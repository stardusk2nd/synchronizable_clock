==> flow/design.v <==
`timescale 1ns / 1ps
`timescale 1ns / 1ps
module sync_send(
    input clk, reset,
    input btn_sync,
    input [55:0] data_buffer,
    output tx
    );
    reg [7:0] data_in;
    reg send;
    wire busy;
    uart_tx test(
        .clk(clk), .reset(reset), .data_in(data_in), .send(send), .tx(tx), .busy(busy)
    );
    reg [1:0] state, next_state;
    parameter IDLE = 0;
    parameter SEND = 1;
    parameter WAIT = 2;
    always @(negedge clk, posedge reset) begin
        if(reset) state <= IDLE;
        else state <= next_state;
    end
    reg [2:0] i;
    always @(posedge clk or posedge reset) begin
        if(reset) begin
            next_state = IDLE;
            data_in = 0;
            send = 0;
            i = 0;
        end
        else begin
            case(state)
                IDLE: begin
                    send = 0;
                    if(btn_sync) begin
                        i = 0;
                        next_state = SEND;
                    end
                end
                SEND: begin
                    if(!busy) begin
                        case(i)
                            6: data_in = data_buffer[55:48];
                            5: data_in = data_buffer[47:40];
                            4: data_in = data_buffer[39:32];
                            3: data_in = data_buffer[31:24];
                            2: data_in = data_buffer[23:16];
                            1: data_in = data_buffer[15:8];
                            0: data_in = data_buffer[7:0];
                        endcase
                        send = 1;
                        next_state = WAIT;
                    end
                end
                WAIT: begin
                    send = 0;
                    if(busy) begin
                        next_state = WAIT;
                    end
                    else if(i < 6) begin
                        i = i + 1;
                        next_state = SEND;
                    end
                    else begin
                        next_state = IDLE;
                    end
                end
            endcase
        end
    end
endmodule
module sync_receive(
    input clk, reset,
    input rx,
    output [55:0] received_value,
    output reg rx_done
);
    wire [7:0] data_out;
    wire valid;
    uart_rx reception(
        .clk(clk), .reset(reset), .rx(rx),
        .data_out(data_out), .valid(valid)
    );
    parameter N = 7;
    reg [7:0] data_buffer [0:N-1];
    reg [4:0] index;
    always @(posedge clk, posedge reset) begin
        if(reset) begin
            for(index = 0; index < N; index = index + 1)
                data_buffer[index] = 0;
            index = 0;
            rx_done = 0;
        end
        else if(valid) begin
            data_buffer[index] = data_out;
            index = index + 1;
            if(index > N-1) begin
                index = 0;
                rx_done = 1;
            end
        end
        else
            rx_done = 0;
    end
    wire [7:0] year;
    assign year = 10 * data_buffer[0][7:4] + data_buffer[0][3:0];
    assign received_value = {
        data_buffer[6], data_buffer[5], data_buffer[4], data_buffer[3],
        data_buffer[2], data_buffer[1], year
    };
endmodule
module uart_tx(
    input clk, reset,
    input [7:0] data_in,
    input send,
    output reg tx,   
    output reg busy
    );
    reg [$clog2(100_000_000 / 9600)-1 : 0] count;
    reg [3:0] bit_index;
    reg [9:0] tx_shift;
    always @(posedge clk or posedge reset) begin
        if(reset) begin
            count = 0;
            bit_index = 0;
            tx_shift = 0;    
            tx = 1;          
            busy = 0;
        end
        else if(send) begin
            count = 0;
            bit_index = 0;
            tx_shift = {1'b1, data_in, 1'b0};
            busy = 1;
        end
        else if(busy) begin
            if(count < 100_000_000 / 9600 - 1)
                count = count + 1;
            else begin
                count = 0;
                tx = tx_shift[0];
                tx_shift = {1'b1, tx_shift[9:1]};
                if(bit_index < 10)
                    bit_index = bit_index + 1;
                else
                    busy = 0;
            end
        end
    end
endmodule
module uart_rx(
    input clk, reset,
    input rx,   
    output reg [7:0] data_out,
    output reg valid
    );
    reg [$clog2(100_000_000 / 9600)-1 : 0] count;
    reg [3:0] bit_index;
    reg [9:0] rx_shift;
    reg busy;
    always @(posedge clk or posedge reset) begin
        if(reset) begin
            count = 0;
            bit_index = 0;
            rx_shift = 0;
            valid = 0;
            busy = 0;
            data_out = 0;
        end
        else if(!busy && !rx)
            busy = 1;
        else if(busy) begin
            if(count < 100_000_000 / 9600 - 1)
                count = count + 1;
            else begin
                count = 0;
                rx_shift = {rx, rx_shift[9:1]};
                bit_index = bit_index + 1;
                if(bit_index > 8) begin
                    bit_index = 0;
                    busy = 0;
                    valid = 1;
                    data_out = rx_shift[8:1];
                end
            end
        end
        else
            valid = 0;
    end
endmodule
Tool chain data of sync_receive. Tool output for the design above, in the order of the flow. Lines are those of the file above, counted from 1. Operators carry their Yosys type and port widths (W data, S select, Z words). Library cell names are shortened. A cell with -- has no value.

Top: sync_receive. Clock: clk. Cell library: sky130hd. Timing corner: tt_025C_1v80.

Elaborated design. Source: Yosys, flattened and elaborated. Widths are those after wreduce. Registers that Yosys merges into a memory's read port (data or address) are not register bits. Print and check cells do not count. Equal cells are merged and count once.

Under bits in registers stands 100. The figure for input port bits is 3. The entry for output and inout port bits reads 57. For cells after elaboration the number is 61.

Under add/sub/neg operators stands 4. Under multiply operators stands 1. Order comparisons: 3. Under equality and inequality tests stands 9. For multiplexer cells the number is 12. Under bitwise logic cells stands 2. Reductions and logical operators: 15.

Operators by type and width (number): $mul A3 B4 Y7 const A (1); $reduce_and A2 Y1 (8); $add A14 B1 Y14 const B (1); $lt A14 B14 Y1 const B (1); $mux W14 (1); $eq A3 B3 Y1 const B (3); $mux W1 (9); $add A8 B4 Y8 (1); $ne A2 B2 Y1 const B (3); $eq A3 B2 Y1 const B (2); $reduce_and A3 Y1 (2); $add A5 B1 Y5 const B (1); $gt A5 B3 Y1 const B (1); $mux W5 (1); $add A4 B1 Y4 const B (1); $gt A4 B4 Y1 const B (1); $reduce_and A4 Y1 (1); $mux W4 (1); $eq A3 B1 Y1 const B (1); $logic_not A3 Y1 (1); $not A1 Y1 (2); $logic_not A1 Y1 (2); $logic_and A1 B1 Y1 (1).

Depth. Depth = most cells in a row (Yosys ltp): at word level without a register or memory, in the mapped netlist without a sequential cell, where the memories' decode and read muxes count.

The entry for depth after elaboration reads 6. Under ABC_AREA stands 0. For gate-level depth with buffers the number is 7.

After synthesis. Yosys stat after the flow's synthesis: flattened, memories mapped to cells. It holds for the ABC_AREA given above (unset counts as 0); a run with the other value may have another netlist. The area totals of this step are shown rounded.

Standard cells after synthesis: 326. Under mapped area stands 4400 sq um. The entry for sequential area reads 2500 sq um. Under flip-flop cells stands 98. For buffer cells the number is 9.

Cells by type: dfrtp_1 (number 98, total area 2.45E+03 sq um); mux2_2 (number 72, total area 810.778 sq um); ha_1 (number 14, total area 175.168 sq um); xor2_1 (number 8, total area 70.067 sq um); xnor2_1 (number 7, total area 61.309 sq um); nand2_1 (number 14, total area 52.55 sq um); nand3_1 (number 9, total area 45.043 sq um); fa_1 (number 2, total area 40.038 sq um); a21o_1 (number 5, total area 37.536 sq um); inv_1 (number 10, total area 37.536 sq um); a21oi_1 (number 7, total area 35.034 sq um); nor2_1 (number 9, total area 33.782 sq um); mux2_4 (number 2, total area 30.029 sq um); nor3_1 (number 6, total area 30.029 sq um); nand4bb_4 (number 1, total area 27.526 sq um); o2bb2ai_1 (number 3, total area 26.275 sq um); nand4_1 (number 4, total area 25.024 sq um); o21ai_0 (number 5, total area 25.024 sq um).

Other cell types: 31; their cells: 50. By module: a second synthesis without flattening, with its own total; a netlist apart from the flattened one above.

The figure for cell total of the unflattened synthesis is 345. The figure for area (unflattened synthesis) is 4300 sq um.

Rows give one instance, submodules left out.

Modules: sync_receive (instances 1, cells 183, area 2700 sq um, seq. area 1600 sq um); uart_rx (instances 1, cells 162, area 1700 sq um, seq. area 900 sq um).

Timing after synthesis. Source: OpenSTA report_checks on the synthesized netlist (no wires, ideal clock, input and output delay 20% of the period each), path of least setup slack; recovery checks are left aside. Register names are those of the netlist, which keeps one name where synthesis merged equal registers.

Path type: register -> output. From: register data_buffer[0][5]. To: output port received_value[7]. The entry for period reads 3120 ps. The figure for time at the first pin is 0 ps. For arrival the number is 2006 ps. Setup slack: 490 ps. Under delay of the path stands 2006 ps. The figure for driving pins on the path is 8. For synthesis period reached the number is 2630 ps.

"delay of the path" is the arrival time less input delay plus setup time. A path that ends at an output port has no setup time. "driving pins on the path" counts driving pins, that of a launching flip-flop among them; a cell with two outputs on the path counts twice. "synthesis period reached" = period - worst setup slack (recovery checks aside). The figure is calculated, with input and output delays left at 20% of the set period. The rows between start and end are the longest chain of elaborated cells between them; the timing report does not say that the signal goes this way. Where chains are equally long, one stands for them. Each line given opens the expression or statement behind the cell; cells for indexed reads and writes are added by Yosys, which also makes memories of some case tables.

Cell sequence: dfrtp_1 -> ha_1 -> ha_1 -> fa_1 -> nand2_1 -> nor3_1 -> xnor2_1 -> a21o_1. The entry for length of the longest elaborated chain reads 2. Elaborated cells between the ends (all ways): 2. Those cells by class: 1 x add/sub; 1 x mul.

RTL lines, path after synthesis: from (decl) (line 85) `reg [7:0] data_buffer [0:N-1];`; from (assign) (line 90) `data_buffer[index] = 0;`; from (assign) (line 95) `data_buffer[index] = data_out;`; $mul A3 B4 Y7 (line 106) `assign year = 10 * data_buffer[0][7:4] + data_buffer[0][3:0];`; $add A8 B4 Y8 (line 106); to (decl) (line 75) `output [55:0] received_value,`.

Worst path after layout. Path of least setup slack in the final report of run 1 (OpenROAD, finished layout, wires in). Where an end is a register, its clock arrival counts in the times. The report prints the path's times to 10 ps; the period is as set.

Path type: register -> output. From: register data_buffer[0][5]. To: output port received_value[7]. The entry for period reads 3890 ps. The figure for time at the first pin is 350 ps. For arrival the number is 3030 ps. Setup slack: 80 ps. The figure for driving pins on the path is 8.

The rows between start and end are the longest chain of elaborated cells between them; the timing report does not say that the signal goes this way. Where chains are equally long, one stands for them.

Cell sequence: dfrtp_1 -> ha_1 -> ha_2 -> fa_1 -> nand2_2 -> nor4b_1 -> a21o_1 -> clkdlybuf4s50_1. The entry for length of the longest elaborated chain reads 2. Elaborated cells between the ends (all ways): 2. Those cells by class: 1 x add/sub; 1 x mul.

RTL lines, path post-layout: from (decl) (line 85) `reg [7:0] data_buffer [0:N-1];`; from (assign) (line 90) `data_buffer[index] = 0;`; from (assign) (line 95) `data_buffer[index] = data_out;`; $mul A3 B4 Y7 (line 106) `assign year = 10 * data_buffer[0][7:4] + data_buffer[0][3:0];`; $add A8 B4 Y8 (line 106); to (decl) (line 75) `output [55:0] received_value,`.

Ticket comment

Measured results for sync_receive: 2 stored runs of the Yosys and OpenROAD flow on sky130hd. The settings differ; the order carries no meaning. The constraints put input and output delay at 20% of the set period each and load the outputs with 0.01 pF. "achieved clock period" is the run's clock period less its worst setup slack. It is reckoned from that one timing run; input and output delays stay at 20% of the period that was set. Values from the reports are rounded here.

Run 1 has these settings: period_ns 3.89; CORE_UTILIZATION 37; CELL_PAD_IN_SITES_DETAIL_PLACEMENT 2; TNS_END_PERCENT 30; GPL_TIMING_DRIVEN 0; CAP_MARGIN 20; SLEW_MARGIN 40; MAX_ROUTING_LAYER met5; CORE_MARGIN 2. The measured full die area is 13000 sq um. The measured worst setup slack after layout is 79 ps. The worst hold slack after layout comes to 510 ps. The summed negative setup slack stands at 0 ps. For the post-route utilization the run shows 48 %. For the achieved clock period the run shows 3811 ps. The standard-cell area of the final layout stands at 5500 sq um. For the synthesis area the run shows 4400 sq um.

Run 2 has these settings: period_ns 2.89; CORE_UTILIZATION 39; CAP_MARGIN 20; CORE_MARGIN 2; SLEW_MARGIN 20. The standard-cell area of the final layout stands at 5500 sq um. The worst hold slack after layout comes to 510 ps. For the synthesis area the run shows 4400 sq um. The measured full die area is 12000 sq um. The summed negative setup slack stands at -32 ps. The measured worst setup slack after layout is -32 ps. For the post-route utilization the run shows 51 %. For the achieved clock period the run shows 2922 ps.
