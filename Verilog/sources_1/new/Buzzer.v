==> flow/design.v <==
`timescale 1ns / 1ps
`timescale 1ns / 1ps
module buzzer(
    input clk, reset,
    input btn_clear,
    input alert, alarm,
    output reg buzz
    );
    parameter real BUZZ_FREQ = 1 / 0.4;    
    parameter integer PRESCALER = 100_000_000 / BUZZ_FREQ;
    reg [$clog2(PRESCALER)-1 : 0] count;
    reg buzz_flag;
    always @(posedge clk, posedge reset) begin
        if(reset) begin
            count = 0;
            buzz_flag = 0;
            buzz = 0;
        end
        else begin
            if(btn_clear) begin
                buzz_flag = 0;
                buzz = 0;
            end
            else if(alert || alarm)
                buzz_flag = 1;
            if(buzz_flag) begin
                if(count < PRESCALER - 1)
                    count = count + 1;
                else begin
                    count = 0;
                    buzz = ~buzz;
                end
            end
        end
    end
endmodule
### Tool chain data of buzzer

Tool output for the design above, in the order of the flow.
Line numbers count from 1 in the design file above.
Not given: n/a

| inputs | value |
|---|---|
| top module | buzzer |
| clock port | clk |
| library | sky130hd |
| timing corner | tt_025C_1v80 |

### After elaboration

Source: Yosys, flattened and elaborated, memories not mapped. Widths are those after wreduce; folded enables and synchronous resets count as part of the registers. Registers that Yosys merges into a memory's read port (data or address) are not register bits. Print and check cells do not count. Equal cells are merged and count once.

| cells by class | value |
|---|---|
| add/subtract/negate cells | 1 |
| multiplexer cells | 6 |
| bitwise logic cells | 1 |
| $lt $le $gt $ge | 1 |
| reductions and logical operators | 1 |

Operators by type and width:

| cell | number |
|---|---|
| adder 26 x 1 -> 26 bit (second input constant) | 1 |
| less-than comparator 26 bit (second input constant) | 1 |
| 2-to-1 mux 26 bit | 1 |
| 2-to-1 mux 1 bit | 5 |
| logical OR 1 bit | 1 |
| NOT 1 bit | 1 |

| bit counts | value |
|---|---|
| register bits | 28 |
| output and inout port bits | 1 |

### Longest topological paths

Yosys ltp: most cells in a row. Word level: on the elaborated netlist, between registers, memories and ports. Mapped: between sequential cells and ports; inverters and the memories' decode and read muxes count.

| logic depth | value |
|---|---|
| depth after elaboration | 4 |
| ABC_AREA | 0 |
| mapped depth | 7 |
| depth with buffers taken out | 6 |

### Netlist

Source: synth_stat.txt of the flow (Yosys; design flattened, memories mapped). It holds for the ABC_AREA given above (unset counts as 0); a run with the other value may have another netlist.
Totals and module areas in this step are rounded.

Cells by type:

| cell | number | total area (sq um) |
|---|---|---|
| sky130_fd_sc_hd__dfrtp_1 | 28 | 700.672 |
| sky130_fd_sc_hd__xor2_1 | 14 | 122.618 |
| sky130_fd_sc_hd__nand3_1 | 17 | 85.082 |
| sky130_fd_sc_hd__nor2_1 | 22 | 82.579 |
| sky130_fd_sc_hd__nand2_1 | 16 | 60.058 |
| sky130_fd_sc_hd__nand4_1 | 7 | 43.792 |
| sky130_fd_sc_hd__a31oi_1 | 5 | 31.28 |
| sky130_fd_sc_hd__inv_1 | 8 | 30.029 |
| sky130_fd_sc_hd__mux2i_1 | 3 | 30.029 |
| sky130_fd_sc_hd__o21ai_0 | 6 | 30.029 |
| sky130_fd_sc_hd__and3_1 | 4 | 25.024 |
| sky130_fd_sc_hd__o22ai_1 | 4 | 25.024 |
| sky130_fd_sc_hd__nor4_4 | 1 | 21.27 |
| sky130_fd_sc_hd__or3_1 | 3 | 18.768 |
| sky130_fd_sc_hd__and4_1 | 2 | 17.517 |
| sky130_fd_sc_hd__a21oi_4 | 1 | 16.266 |
| sky130_fd_sc_hd__o2111ai_2 | 1 | 15.014 |
| sky130_fd_sc_hd__ha_1 | 1 | 12.512 |

Not listed: further types 19, cells in them 22.

| synthesis totals | value |
|---|---|
| cell area after synthesis | 1,529 sq um |
| buffer cells | 3 |
| sequential part of the area | 700.7 sq um |
| mapped cells | 165 |
| flip-flop cells | 28 |

### Path before layout

OpenSTA on the mapped netlist: ideal clock, no wires. The path of least setup slack (recovery checks aside). Input and output delay are each 20% of the period. Register names are those of the netlist, which keeps one name where synthesis merged equal registers.

| timing after synthesis | value |
|---|---|
| kind | flip-flop to flip-flop |
| start | register count[0] |
| end | register count[17] |
| stages | 8 |
| delay of the path | 1.989 ns |
| arrival | 1.871 ns |
| required time | 2.612 ns |
| library setup time | 0.118 ns |
| setup slack | 0.741 ns |
| buffers on the path | 1 |
| clock period | 2.73 ns |
| synthesis period reached | 1.989 ns |

"delay of the path" is the arrival time less input delay plus setup time.
"stages" counts driving pins, that of a launching flip-flop among them; a cell with two outputs on the path counts twice.
"synthesis period reached" is the clock period less the worst setup slack; recovery checks do not enter. This is arithmetic on one report: input and output delays are still those of the set period (20% each).
Between the ends stands the longest chain of elaborated cells between them, by number of cells; it is not shown to be the way that was timed. Of several equally long chains one is given.
Each line given opens the expression or statement behind the cell; cells for indexed reads and writes are added by Yosys, which also makes memories of some case tables.
At most two assigning lines are given for a register; there are more.

| between the ends, after synthesis | value |
|---|---|
| cells stage by stage | sky130_fd_sc_hd__dfrtp_1 -> sky130_fd_sc_hd__ha_1 -> sky130_fd_sc_hd__inv_1 -> sky130_fd_sc_hd__nor4_4 -> sky130_fd_sc_hd__o2111ai_2 -> sky130_fd_sc_hd__a21oi_2 -> sky130_fd_sc_hd__buf_6 -> sky130_fd_sc_hd__nor2_1 |
| cells in the longest elaborated chain | 2 |
| elaborated cells on any way between the ends | 3 |
| RTL lines with such cells | 2 |

Ends and longest elaborated chain, after synthesis:

| item | line | RTL |
|---|---|---|
| from (decl) | 11 | `reg [$clog2(PRESCALER)-1 : 0] count;` |
| from (assign) | 15 | `count = 0;` |
| from (assign) | 28 | `count = count + 1;` |
| adder 26 x 1 -> 26 bit | 28 |  |
| 2-to-1 mux 26 bit | 27 | `if(count < PRESCALER - 1)` |
| to (assign) | 28 |  |
| to (assign) | 30 | `count = 0;` |
| to (decl) | 11 |  |

### Worst path after layout

From the final timing report of run A: the path of least setup slack in the routed layout; clock arrival at registers is part of the times.

| timing after layout | value |
|---|---|
| kind | flip-flop to flip-flop |
| start | register count[19] |
| end | register buzz |
| buffers on the path | 1 |
| arrival | 2.07 ns |
| library setup time | 0.07 ns |
| required time | 2.57 ns |
| stages | 7 |
| setup slack | 0.50 ns |
| clock period | 2.36 ns |

Between the ends stands the longest chain of elaborated cells between them, by number of cells; it is not shown to be the way that was timed. Of several equally long chains one is given.
At most two assigning lines are given for a register; there are more.

| between the ends, after layout | value |
|---|---|
| cells stage by stage | sky130_fd_sc_hd__dfrtp_1 -> sky130_fd_sc_hd__or3_4 -> sky130_fd_sc_hd__nor2_1 -> sky130_fd_sc_hd__o2111ai_4 -> sky130_fd_sc_hd__a21oi_4 -> sky130_fd_sc_hd__buf_12 -> sky130_fd_sc_hd__mux2i_1 |
| cells in the longest elaborated chain | 3 |
| elaborated cells on any way between the ends | 3 |
| RTL lines with such cells | 2 |

Ends and longest elaborated chain, after layout:

| item | line | RTL |
|---|---|---|
| from (decl) | 11 | `reg [$clog2(PRESCALER)-1 : 0] count;` |
| from (assign) | 15 | `count = 0;` |
| from (assign) | 28 | `count = count + 1;` |
| less-than comparator 26 bit | 27 | `if(count < PRESCALER - 1)` |
| 2-to-1 mux 1 bit | 27 |  |
| 2-to-1 mux 1 bit | 26 | `if(buzz_flag) begin` |
| to (assign) | 22 | `buzz = 0;` |
| to (assign) | 31 | `buzz = ~buzz;` |
| to (decl) | 7 | `output reg buzz` |

--- measured runs ---
Module buzzer, platform sky130hd: 2 stored runs of the flow (Yosys, OpenROAD) with differing settings, in no particular order. Input and output delays are each 20% of the period that was set; the output load is 0.01 pF.
"clock period achieved": clock period set for the run, less the worst setup slack. It is reckoned from that one timing run; input and output delays stay at 20% of the period that was set.
"worst setup path time": the worst setup path's part of the clock period (all of it between registers, 20% less for each end at a port) less its slack. A launch clock that arrives late makes it longer, a capture clock that arrives late makes it shorter.
"total power after layout": no workload was simulated; the value follows from the tool's default switching activity.
Values from the reports are rounded here.
Among the settings, - means not set for that run.

| run | period_ns | SETUP_SLACK_MARGIN | CAP_MARGIN | CORE_MARGIN | CORE_UTILIZATION | SLEW_MARGIN | PLACE_DENSITY_LB_ADDON | TNS_END_PERCENT | GPL_ROUTABILITY_DRIVEN | CTS_CLUSTER_DIAMETER | clock period achieved (ns) | utilization after layout (%) | worst setup path time (ns) | critical path kind | worst-case hold slack (ns) | standard-cell area after layout (sq um) | die size (sq um) | chip area in the Yosys report (sq um) | setup slack of the worst path (ns) | setup TNS (ns) | total power after layout (mW) |
|---|---|---|---|---|---|---|---|---|---|---|---|---|---|---|---|---|---|---|---|---|---|
| run A | 2.36 | 0.67 | 20 | 2 | 40 | 20 | - | - | - | - | 1.864 | 57.8 | 1.86 | flip-flop to flip-flop | 0.474 | 2,117 | 4,333 | 1,529 | 0.496 | 0.000 | 1.197 |
| run B | 2.75 | - | 30 | 2 | 61 | 20 | 0.28 | 65 | 0 | 133 | 2.094 | 68.4 | 2.09 | flip-flop to flip-flop | 0.503 | 1,664 | 2,923 | 1,529 | 0.656 | 0.000 | 0.9289 |
--- end ---
